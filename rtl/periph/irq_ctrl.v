==> flow/design.v <==
module irq_ctrl (
    input wire clk,
    input wire [15:0] irq_in,
    input wire bus_clk,
    input wire bus_write,
    output reg irq_out,
    input wire [1:0] bus_addr,
    input wire [15:0] bus_data,
    output reg [15:0] bus_out
);
reg [15:0] r_enable;
reg [15:0] r_pending;
reg [15:0] prev_irq_in;
initial begin
    r_enable = 16'hffff;
    r_pending = 16'b0;
    irq_out = 1'b0;
end
always @(posedge bus_clk) begin
    if(|(r_pending & r_enable)) begin
        irq_out <= ~irq_out;
    end else begin
        irq_out <= 1'b0;
    end
end
always @(*) begin
    case (bus_addr)
        2'b0: bus_out = r_pending; 
        2'b1: bus_out = r_enable;
        default: bus_out = 16'b0;
    endcase
end
always @(posedge bus_clk) begin
    r_pending = r_pending | ((prev_irq_in ^ irq_in) & irq_in);
    prev_irq_in = irq_in;
    if(bus_write) begin
        case (bus_addr)
        2'b0: r_pending = bus_data;  
        2'b1: r_enable = bus_data;
        2'b10: r_pending = r_pending & (~bus_data);  
        default: begin end
    endcase
    end
end
endmodule
### From RTL to reports: irq_ctrl

What the tools print for irq_ctrl, step after step.
Line numbers count from 1 in the design file above.
Cell names lack the library's common part.
Not given: n/a

* top: irq_ctrl
* clock: bus_clk
* standard-cell library: sky130hd
* library corner: tt_025C_1v80

### Word level

Source: Yosys, flattened and elaborated, memories not mapped. Widths are those after wreduce. Registers that Yosys merges into a memory's read port (data or address) are not register bits. Print and check cells do not count. Equal cells are merged and count once.

* multiplexer cells: 3
* reduce/logical cells: 3
* eq/ne operators: 2
* bitwise gates (word level): 7

Operators by type and width (number)
* 16-bit case mux with 2-bit select: 2
* 16-bit AND: 3
* 16-bit bitwise OR: 1
* 16-bit bitwise XOR: 1
* 16-bit NOT: 1
* 16-bit OR reduction: 1
* 16-bit 2-to-1 mux: 1
* 2-bit by 1-bit equality test with 1-bit output (second input constant): 1
* 2-bit equality test (second input constant): 1
* 2-bit zero test: 1
* 2-bit AND reduction: 1
* 1-bit NOT: 1

* input bits: 37
* cells after elaboration: 19
* output and inout bits: 17
* register bits: 49

### Longest topological paths

Depth = most cells in a row (Yosys ltp): at word level without a register or memory, in the mapped netlist without a sequential cell, where the memories' decode and read muxes count.

* depth in word-level cells: 6
* ABC_AREA: 0
* depth in mapped cells: 7
* mapped depth without buffers: 4

### Netlist

The flow's flattened synthesis, as Yosys stat reports it; memories are mapped. The netlist is that of the ABC_AREA named above (0 if unset); the other value can give another one.
Totals and module areas in this step are rounded.

Cells by type
* dfxtp_1: number 33, total area 660.634 um^2
* edfxtp_1: number 16, total area 480.461 um^2
* mux2i_1: number 16, total area 160.154 um^2
* inv_1: number 32, total area 120.115 um^2
* a21oi_1: number 22, total area 110.106 um^2
* a21oi_2: number 10, total area 87.584 um^2
* o21ai_2: number 10, total area 87.584 um^2
* nor2_1: number 17, total area 63.811 um^2
* nand2_2: number 10, total area 62.56 um^2
* buf_6: number 3, total area 33.782 um^2
* o21ai_0: number 6, total area 30.029 um^2
* a221oi_1: number 3, total area 26.275 um^2
* a22o_1: number 3, total area 26.275 um^2
* nand2_1: number 7, total area 26.275 um^2
* buf_12: number 1, total area 20.019 um^2
* nor2_8: number 1, total area 20.019 um^2
* a22oi_1: number 2, total area 15.014 um^2
* nand2b_4: number 1, total area 13.763 um^2

Other cell types: 6; their cells: 7.

* mapped cells: 200
* flip-flops: 49
* buffers: 9
* mapped area: 2080 um^2
* sequential part of the area: 1140 um^2

### Worst setup path after synthesis

OpenSTA on the mapped netlist: ideal clock, no wires. The path of least setup slack (recovery checks aside). Input and output delay are each 20% of the period. Register names are those of the netlist, which keeps one name where synthesis merged equal registers.

* path kind: input to register
* from: in bus_addr[1]
* to: reg r_enable[0]
* arrival time: 1.510 ns
* required time: 1.482 ns
* setup slack: -0.028 ns
* launch time at the first pin: 0.374 ns
* setup time: 0.388 ns
* delay of the path: 1.524 ns
* input delay: 0.374 ns
* buffers on the path: 2
* clock period: 1.87 ns
* stages on the path: 3
* synthesis period reached: 1.898 ns

"delay of the path" = arrival - input delay + setup time.
"stages on the path" counts driving pins, that of a launching flip-flop among them; a cell with two outputs on the path counts twice.
"synthesis period reached" is the clock period less the worst setup slack; recovery checks do not enter. This is arithmetic on one report: input and output delays are still those of the set period (20% each).
The rows between start and end are the longest chain of elaborated cells between them; the timing report does not say that the signal goes this way. Where chains are equally long, one stands for them.
A line is the first line of the expression or statement that the cell stems from. Yosys adds cells for indexed reads and writes and turns some case tables into memories.

* cells stage by stage: buf_2 -> buf_1 -> nor2_1
* length of the longest elaborated chain: 2
* elaborated cells between the ends (all ways): 2
* classes of those cells: 1 x eq/ne; 1 x reduce/logical

RTL lines, path post-synthesis
* start: declaration: line 7 `input wire [1:0] bus_addr,`
* 2-bit by 1-bit equality test with 1-bit output: line 37 `case (bus_addr)`
* 2-bit AND reduction
* end: assignment: line 39 `2'b1: r_enable = bus_data;`
* end: declaration: line 11 `reg [15:0] r_enable;`

### Worst path after layout

Path of least setup slack in the final report of entry A (OpenROAD, finished layout, wires in). Where an end is a register, its clock arrival counts in the times.

* path kind: input to output
* from: in bus_addr[1]
* to: out bus_out[13]
* output delay: 0.67 ns
* setup slack: 0.65 ns
* input delay: 0.67 ns
* buffers on the path: 3
* clock period: 3.33 ns
* stages on the path: 4
* arrival time: 2.01 ns
* required time: 2.66 ns
* launch time at the first pin: 0.67 ns

The rows between start and end are the longest chain of elaborated cells between them; the timing report does not say that the signal goes this way. Where chains are equally long, one stands for them.

* cells stage by stage: buf_2 -> buf_1 -> nor2_1 -> clkdlybuf4s50_1
* length of the longest elaborated chain: 2
* elaborated cells between the ends (all ways): 3
* classes of those cells: 1 x eq/ne; 1 x mux; 1 x reduce/logical

RTL lines, path post-layout
* start: declaration: line 7 `input wire [1:0] bus_addr,`
* 2-bit by 1-bit equality test with 1-bit output: line 27 `case (bus_addr)`
* 16-bit case mux with 2-bit select: line 27
* end: declaration: line 9 `output reg [15:0] bus_out`

Top module irq_ctrl; platform sky130hd; tools Yosys and OpenROAD; 2 stored runs in no particular order. Input and output delays are each 20% of the period that was set; the output load is 0.01 pF.
"overall power" is the tool's figure for a default switching activity; nothing was simulated.
Measured values are rounded.

### Entry A

==> flow/run.sh <==
#!/bin/bash
# the make line also repeats the synthesis and layout settings of config.mk as NAME=value (left out here)
make -C /OpenROAD-flow-scripts/flow DESIGN_CONFIG=/design/flow/config.mk WORK_HOME=/design/flow/orfs CLKGATE_MAP_FILE= finish
==> flow/config.mk <==
export PLATFORM = sky130hd
export DESIGN_NAME = irq_ctrl
export DESIGN_NICKNAME = irq_ctrl
export VERILOG_FILES = /design/flow/design.v
export SDC_FILE = /design/flow/constraint.sdc
export NUM_CORES = 4
export LEC_CHECK = 0
export CAP_MARGIN = 20
export CELL_PAD_IN_SITES_DETAIL_PLACEMENT = 0
export CORE_ASPECT_RATIO = 0.81
export CORE_MARGIN = 2
export CORE_UTILIZATION = 54
export CTS_CLUSTER_DIAMETER = 203
export CTS_CLUSTER_SIZE = 13
export GPL_TIMING_DRIVEN = 0
export SETUP_SLACK_MARGIN = -0.27
export SLEW_MARGIN = 10
export TNS_END_PERCENT = 85
==> flow/constraint.sdc <==
create_clock -name core_clock -period 3.33 [get_ports {bus_clk}]
set_input_delay 0.6660 -clock core_clock [delete_from_list [all_inputs] [get_ports {bus_clk}]]
set_output_delay 0.6660 -clock core_clock [all_outputs]
set_load 0.01 [all_outputs]

Results of entry A:
- Standard-cell area of the final layout: 2730 um^2
- Overall die area: 4370 um^2
- Smallest setup slack: 0.651 ns
- Final worst hold slack: 0.457 ns
- Utilization in the final report: 73.2%
- Post-synthesis cell area: 2080 um^2
- Overall power: 1.29 mW
- Setup TNS: 0.000 ns

### Entry B

==> flow/run.sh <==
#!/bin/bash
# the make line also repeats the synthesis and layout settings of config.mk as NAME=value (left out here)
make -C /OpenROAD-flow-scripts/flow DESIGN_CONFIG=/design/flow/config.mk WORK_HOME=/design/flow/orfs CLKGATE_MAP_FILE= finish
==> flow/config.mk <==
export PLATFORM = sky130hd
export DESIGN_NAME = irq_ctrl
export DESIGN_NICKNAME = irq_ctrl
export VERILOG_FILES = /design/flow/design.v
export SDC_FILE = /design/flow/constraint.sdc
export NUM_CORES = 4
export LEC_CHECK = 0
export CAP_MARGIN = 20
export CORE_MARGIN = 2
export CORE_UTILIZATION = 40
export SETUP_SLACK_MARGIN = 0.43
export SLEW_MARGIN = 20
==> flow/constraint.sdc <==
create_clock -name core_clock -period 2.05 [get_ports {bus_clk}]
set_input_delay 0.4100 -clock core_clock [delete_from_list [all_inputs] [get_ports {bus_clk}]]
set_output_delay 0.4100 -clock core_clock [all_outputs]
set_load 0.01 [all_outputs]

Results of entry B:
- Smallest setup slack: 0.448 ns
- Final worst hold slack: 0.426 ns
- Standard-cell area of the final layout: 2870 um^2
- Overall power: 2.14 mW
- Post-synthesis cell area: 2080 um^2
- Overall die area: 5800 um^2
- Utilization in the final report: 56.6%
- Setup TNS: 0.000 ns
